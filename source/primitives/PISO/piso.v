==> flow/design.v <==
`timescale 1ns/1ps
module piso
#(  
    parameter integer DATA_IN_WIDTH  = 64,
    parameter integer DATA_OUT_WIDTH = 16
)(  
    input  wire                         CLK,
    input  wire                         RESET,
    input  wire                         LOAD,
    input  wire                         SHIFT,
    input  wire [DATA_IN_WIDTH -1 : 0]  DATA_IN,
    output wire [DATA_OUT_WIDTH -1 : 0] DATA_OUT
);
    localparam integer NUM_SHIFTS = DATA_IN_WIDTH / DATA_OUT_WIDTH;
    reg [DATA_IN_WIDTH -1 : 0]  serial;
assign DATA_OUT = serial [DATA_OUT_WIDTH-1:0];
always @(posedge CLK)
begin: DATA_SHIFT
    if (RESET)
        serial <= 0;
    else begin
        if (LOAD)
            serial <= DATA_IN;
        else if (SHIFT)
            serial <= serial >> DATA_OUT_WIDTH;
    end
end
endmodule
# From RTL to reports: piso

What the tools print for piso, step after step.
Lines are those of the file above, counted from 1.
Operators carry their Yosys type and port widths (W data, S select, Z words).
Cell names lack the library's common part.
A cell with -- has no value.

Top module: piso
Clock: CLK
Standard-cell library: sky130hd
Corner: tt_025C_1v80

# Word-level counts

Yosys after proc, flatten, opt, wreduce and memory -nomap, before mapping. Memory bits, and registers merged into a memory's read port (data or address), are not among the register bits. Print and check cells are not counted. Equal cells are merged and count once.

Mux-type cells: 2
Reductions and logical operators: 1

Operators by type and width:

| kind               | number |
| $mux W64           | 2 |
| $reduce_bool A2 Y1 | 1 |

Input bits: 68
Elaborated cells: 4
Output and inout bits: 16
Register bits: 64

# Longest topological paths

Depth = most cells in a row (Yosys ltp): at word level without a register or memory, in the mapped netlist without a sequential cell, where the memories' decode and read muxes count.

Word-level depth: 2
ABC_AREA: 0
Mapped depth: 5

# Synthesis result

Source: synth_stat.txt of the flow (Yosys; design flattened, memories mapped). It holds for the ABC_AREA given above (unset counts as 0); a run with the other value may have another netlist.

Cells by type:

| cell     | number |
| dfxtp_1  | 64 |
| mux2i_1  | 48 |
| a211oi_1 | 48 |
| nor2b_1  | 48 |
| or3b_1   | 16 |
| buf_4    | 18 |
| a21oi_1  | 16 |
| buf_6    | 7 |
| nand2_1  | 16 |
| clkbuf_1 | 12 |
| buf_2    | 6 |
| buf_1    | 1 |
| inv_2    | 1 |

Mapped cells: 301
Flip-flops: 64
Cell area after synthesis: 2999.1 um^2
Area of sequential cells: 1281.2 um^2

# Worst setup path after synthesis

Path of least setup slack by OpenSTA after synthesis, without wires, with an ideal clock, recovery checks aside; 20% of the period is set as input and as output delay. Where synthesis merged equal registers, the netlist keeps one of their names.

Path type: input-to-reg
From: in SHIFT
To: reg serial[49]
Stages on the path: 4
Clock period: 1.33 ns
Arrival time: 0.986 ns
Buffers on the path: 2
Launch time at the first pin: 0.266 ns
Library setup time: 0.070 ns
Setup slack: 0.274 ns
Delay of the path: 0.790 ns
Synthesis period reached: 1.056 ns

"delay of the path" = arrival - input delay + setup time.
"stages on the path": output pins that drive a net of the path, with the launching flip-flop's if there is one; two outputs of one cell count as two.
"synthesis period reached" = period - worst setup slack (recovery checks aside). The figure is calculated, with input and output delays left at 20% of the set period.
The rows between start and end are the longest chain of elaborated cells between them; the timing report does not say that the signal goes this way. Where chains are equally long, one stands for them.
Each line given opens the expression or statement behind the cell; cells for indexed reads and writes are added by Yosys, which also makes memories of some case tables.
At most two assigning lines are given for a register; there are more.

Path through: buf_6 buf_2 or3b_1 a21oi_1
Length of the longest elaborated chain: 2
Elaborated cells on any way between the ends: 3
RTL lines with such cells: 2
Those cells by class: 2 x mux; 1 x reduce/logical

Ends and longest elaborated chain, post-synthesis:

| what            | RTL line | text |
| start, declared | 10       | `input  wire                         SHIFT,` |
| $mux W64        | 24       | `else if (SHIFT)` |
| $mux W64        | 22       | `if (LOAD)` |
| end, assigned   | 23       | `serial <= DATA_IN;` |
| end, assigned   | 25       | `serial <= serial >> DATA_OUT_WIDTH;` |
| end, declared   | 15       | `reg [DATA_IN_WIDTH -1 : 0]  serial;` |

# Timing after layout

From the final timing report of job 2: the path of least setup slack in the routed layout; clock arrival at registers is part of the times.

Path type: reg-to-output
From: reg serial[12]
To: out DATA_OUT[12]
Buffers on the path: 1
Launch time at the first pin: 0.32 ns
External output delay: 0.23 ns
Setup slack: 0.04 ns
Arrival time: 0.88 ns
Clock period: 1.15 ns
Stages on the path: 2

At most two assigning lines are given for a register; there are more.

Path through: dfxtp_1 clkdlybuf4s15_1
Length of the longest elaborated chain: 0
Elaborated cells on any way between the ends: 0
RTL lines with such cells: 0

Ends and longest elaborated chain, after layout:

| what            | RTL line | text |
| start, declared | 15       | `reg [DATA_IN_WIDTH -1 : 0]  serial;` |
| start, assigned | 20       | `serial <= 0;` |
| start, assigned | 25       | `serial <= serial >> DATA_OUT_WIDTH;` |
| end, declared   | 12       | `output wire [DATA_OUT_WIDTH -1 : 0] DATA_OUT` |

## Implementation results

Top module piso; platform sky130hd; tools Yosys and OpenROAD; 2 stored runs in no particular order. Input and output delays are each 20% of the period that was set; the output load is 0.01 pF.
By "clock period reached" is meant the clock period of the run minus its worst setup slack. This is arithmetic on one report: input and output delays are still those of the set period (20% each).
"time on the worst setup path" means the part of the period allowed to the worst setup path (the constraints hold back 20% at inputs and 20% at outputs) less its slack; where the path has registers, the arrival times of their clocks count too.
By "total power after layout" is meant OpenSTA's value without simulated activity: inputs other than the clock are taken to toggle once in ten clock periods, and the tool carries that through the logic.
A setting shown as - is not set for that run.
Results: - = not shown.

| name                                    | job 1 | job 2         |
| period_ns                               | 1.33  | 1.15          |
| CORE_UTILIZATION                        | 72    | 56            |
| SETUP_SLACK_MARGIN                      | 0.39  | -             |
| HOLD_SLACK_MARGIN                       | -0.03 | -             |
| CORE_MARGIN                             | 10    | 2             |
| CELL_PAD_IN_SITES_GLOBAL_PLACEMENT      | 2     | -             |
| GPL_ROUTABILITY_DRIVEN                  | 1     | -             |
| CTS_CLUSTER_SIZE                        | 47    | -             |
| MIN_ROUTING_LAYER                       | met1  | -             |
| CAP_MARGIN                              | 20    | 20            |
| SLEW_MARGIN                             | 20    | 20            |
| clock period reached (ns)               | -     | 1.112         |
| utilization after routing (%)           | -     | 76.7          |
| smallest setup slack (ns)               | -     | 0.038         |
| die size (um^2)                         | -     | 5956.8        |
| total power after layout (mW)           | -     | 5.229         |
| standard-cell area after layout (um^2)  | -     | 3942.5        |
| setup total negative slack (ns)         | -     | 0.000         |
| mapped cell area after synthesis (um^2) | -     | 2999.1        |
| smallest hold slack (ns)                | -     | 0.354         |
| time on the worst setup path (ns)       | -     | 0.88          |
| worst path kind                         | -     | reg-to-output |

Job 1: incomplete, placement halted on GPL-0301
