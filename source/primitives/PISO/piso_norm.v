==> flow/design.v <==
`timescale 1ns/1ps
module piso_norm 
#(  
    parameter integer DATA_IN_WIDTH  = 64,
    parameter integer DATA_OUT_WIDTH = 16
)(  
    input  wire                         CLK,
    input  wire                         RESET,
    input  wire                         ENABLE,
    input  wire [DATA_IN_WIDTH -1 : 0]  DATA_IN,
    output wire                         READY,
    output wire [DATA_OUT_WIDTH -1 : 0] DATA_OUT,
    output wire                         OUT_VALID
);
    localparam integer NUM_SHIFTS = DATA_IN_WIDTH / DATA_OUT_WIDTH - 1;
  reg [NUM_SHIFTS -1    : 0]  shift_count;
  reg [DATA_IN_WIDTH -1 : 0]  serial;
  assign OUT_VALID = |shift_count;
  assign READY = !(OUT_VALID);
  assign DATA_OUT = serial [DATA_OUT_WIDTH-1:0];
  always @(posedge CLK)
  begin: SHIFTER_COUNT
    if (RESET)
      shift_count <= 0;
    else
      shift_count <= {shift_count[NUM_SHIFTS-2:0], ENABLE};
  end
always @(posedge CLK)
begin: DATA_SHIFT
    if (RESET)
        serial <= 0;
    else begin
        if (ENABLE)
            serial <= DATA_IN;
        else if (OUT_VALID)
            serial <= {{DATA_OUT_WIDTH{1'b0}}, serial[DATA_IN_WIDTH-1:DATA_OUT_WIDTH]};
    end
end
endmodule
==> Tool chain data of piso_norm <==
Tool output for the design above, in the order of the flow.
Lines are those of the file above, counted from 1.
Library cell names are shortened.
{ "design": {"top": "piso_norm", "clk_port": "CLK", "library": "sky130hd", "pvt_corner": "tt_025C_1v80"} }

==> Elaborated design <==
Yosys after proc, flatten, opt, wreduce and memory -nomap, before mapping. Memory bits, and registers merged into a memory's read port (data or address), are not among the register bits. Print and check cells are not counted. Equal cells are merged and count once.
{ "word_totals": {"regBits": 67, "latch_bits": 0, "ram_bits": 0, "romBits": 0, "clocked_rd_ports_x_width": 0, "mem_count": 0, "input_bits": 67} }
{ "op_classes": {"addsub": 0, "multipliers": 0, "div": 0, "compare": 0, "n_eq": 0, "shifts": 0, "n_mux": 2, "logic": 0, "reduce_logical": 3} }
{ "op_table": {"columns": ["operator", "count"], "rows": [
  ["64-bit two-way mux", 2],
  ["3-bit OR reduction", 1],
  ["2-bit nonzero test", 1],
  ["1-bit zero test", 1]
]} }

==> Longest topological paths <==
Longest topological path by Yosys (ltp), each cell counted once; first at word level (registers and memories cut), then after technology mapping (sequential cells cut; the memories' decode and read muxes count).
{ "logic_depth": {"depth_word": 3, "abc_area": 0, "depth_mapped": 6, "ltp_nobuf": 4} }

==> After synthesis <==
Source: synth_stat.txt of the flow (Yosys; design flattened, memories mapped). It holds for the ABC_AREA given above (unset counts as 0); a run with the other value may have another netlist.
{ "by_type": {"columns": ["cell", "count", "type_area_um2"], "rows": [
  ["dfxtp_1", 67, 1.34E+03],
  ["a221oi_2", 40, 600.576],
  ["a21oi_1", 64, 320.307],
  ["nand2_1", 64, 240.23],
  ["inv_1", 49, 183.926],
  ["buf_4", 17, 127.622],
  ["nand3b_1", 16, 120.115],
  ["a221oi_1", 8, 70.067],
  ["clkbuf_1", 17, 63.811],
  ["buf_2", 9, 45.043],
  ["buf_6", 4, 45.043],
  ["nor2b_1", 3, 18.768],
  ["nor3_2", 1, 10.01],
  ["buf_1", 2, 7.507]
]} }
{ "mapped": {"cell_count": 361, "area_um2": 3194.3, "seq_area_um2": 1341.3, "ff_cells": 67, "n_buf": 49} }

==> Path before layout <==
OpenSTA on the mapped netlist: ideal clock, no wires. The path of least setup slack (recovery checks aside). Input and output delay are each 20% of the period. Register names are those of the netlist, which keeps one name where synthesis merged equal registers.
{ "synth_path": {"kind": "reg2out", "from": "register shift_count[1]", "to": "output port READY", "clock_period_ns": 2.82, "output_delay_ns": 0.564, "arrival_time_ns": 0.896, "t_required_ns": 2.256, "setup_slack_ns": 1.360, "path_delay_ns": 0.896, "path_stages": 4, "n_path_buf": 2, "synth_period_reached_ns": 1.46} }
"path_delay_ns" = arrival - input delay + setup time.
At an output port there is no setup time.
"path_stages" counts driving pins, that of a launching flip-flop among them; a cell with two outputs on the path counts twice.
"synth_period_reached_ns" = period - worst setup slack (recovery checks aside). The figure is calculated, with input and output delays left at 20% of the set period.
Between the ends stands the longest chain of elaborated cells between them, by number of cells; it is not shown to be the way that was timed. Of several equally long chains one is given.
A line is the first line of the expression or statement that the cell stems from. Yosys adds cells for indexed reads and writes and turns some case tables into memories.
{ "synth_via": {"path_cell_list": "dfxtp_1 -> nor3_2 -> buf_4 -> buf_2", "elab_chain_cells": 2} }
{ "synth_rtl": {"columns": ["element", "line", "text"], "rows": [
  ["from (decl)", 16, "reg [NUM_SHIFTS -1    : 0]  shift_count;"],
  ["from (assign)", 24, "shift_count <= 0;"],
  ["from (assign)", 26, "shift_count <= {shift_count[NUM_SHIFTS-2:0], ENABLE};"],
  ["3-bit OR reduction", 18, "assign OUT_VALID = |shift_count;"],
  ["1-bit zero test", 19, "assign READY = !(OUT_VALID);"],
  ["to (decl)", 11, "output wire                         READY,"]
]} }

==> Timing after layout <==
From the final timing report of flow run 1: the path of least setup slack in the routed layout; clock arrival at registers is part of the times.
{ "layout_path": {"kind": "reg2reg", "from": "register shift_count[2]", "to": "register serial[11]", "clock_period_ns": 0.787, "setup_ns": 0.10, "arrival_time_ns": 1.65, "t_required_ns": 1.03, "setup_slack_ns": -0.62, "path_stages": 6, "n_path_buf": 2} }
Between the ends stands the longest chain of elaborated cells between them, by number of cells; it is not shown to be the way that was timed. Of several equally long chains one is given.
A register here has more assigning lines than the two given.
{ "layout_via": {"path_cell_list": "dfxtp_2 -> nor3_4 -> buf_6 -> buf_12 -> a21oi_1 -> a221oi_2", "elab_chain_cells": 3} }
{ "layout_rtl": {"columns": ["element", "line", "text"], "rows": [
  ["from (decl)", 16, "reg [NUM_SHIFTS -1    : 0]  shift_count;"],
  ["from (assign)", 24, "shift_count <= 0;"],
  ["from (assign)", 26, "shift_count <= {shift_count[NUM_SHIFTS-2:0], ENABLE};"],
  ["3-bit OR reduction", 18, "assign OUT_VALID = |shift_count;"],
  ["64-bit two-way mux", 35, "else if (OUT_VALID)"],
  ["64-bit two-way mux", 33, "if (ENABLE)"],
  ["to (assign)", 34, "serial <= DATA_IN;"],
  ["to (assign)", 36, "serial <= {{DATA_OUT_WIDTH{1'b0}}, serial[DATA_IN_WIDTH-1:DATA_OUT_WIDTH]};"],
  ["to (decl)", 17, "reg [DATA_IN_WIDTH -1 : 0]  serial;"]
]} }

==> results <==
Settings and measured results of 2 stored flow runs for module piso_norm (sky130hd), not sorted in any way. The constraints put input and output delay at 20% of the set period each and load the outputs with 0.01 pF.
"achieved_clock_period_ns" means the clock period less the worst setup slack. The figure is calculated, with input and output delays left at 20% of the set period.
"worst_path_time_ns" means the part of the period allowed to the worst setup path (the constraints hold back 20% at inputs and 20% at outputs) less its slack; where the path has registers, the arrival times of their clocks count too.
By "power.total_mw" is meant OpenSTA's value without simulated activity: inputs other than the clock are taken to toggle once in ten clock periods, and the tool carries that through the logic.
[
  {
    "run": "flow run 1",
    "settings": { "period_ns": 0.787, "CORE_UTILIZATION": 33, "PLACE_DENSITY_LB_ADDON": 0.01, "CELL_PAD_IN_SITES_GLOBAL_PLACEMENT": 3, "CELL_PAD_IN_SITES_DETAIL_PLACEMENT": 1, "GPL_ROUTABILITY_DRIVEN": 0, "MIN_ROUTING_LAYER": "met1", "CAP_MARGIN": 20, "CORE_MARGIN": 2, "SLEW_MARGIN": 20 },
    "results": { "synth_chip_area_um2": 3194.3, "die_area_um2": 10482.7, "finish.stdcell_area_um2": 4877.2, "post_route_util_frac": 0.523, "setup_worst_slack_ns": -0.621, "tns_setup_ns": -37.054, "worst_hold_slack_ns": 0.169, "power.total_mw": 8.860, "achieved_clock_period_ns": 1.408, "worst_path_time_ns": 1.41, "timing.worst_path_kind": "reg2reg" }
  },
  {
    "run": "flow run 2",
    "settings": { "period_ns": 1.44, "CORE_UTILIZATION": 61, "SETUP_SLACK_MARGIN": 0.09, "PLACE_DENSITY": 0.71, "CORE_ASPECT_RATIO": 1.13, "CELL_PAD_IN_SITES_GLOBAL_PLACEMENT": 3, "CELL_PAD_IN_SITES_DETAIL_PLACEMENT": 1, "MAX_ROUTING_LAYER": "met5", "CAP_MARGIN": 20, "CORE_MARGIN": 2, "SLEW_MARGIN": 20 },
    "outcome": "did not finish, placement stopped with GPL-0301"
  }
]
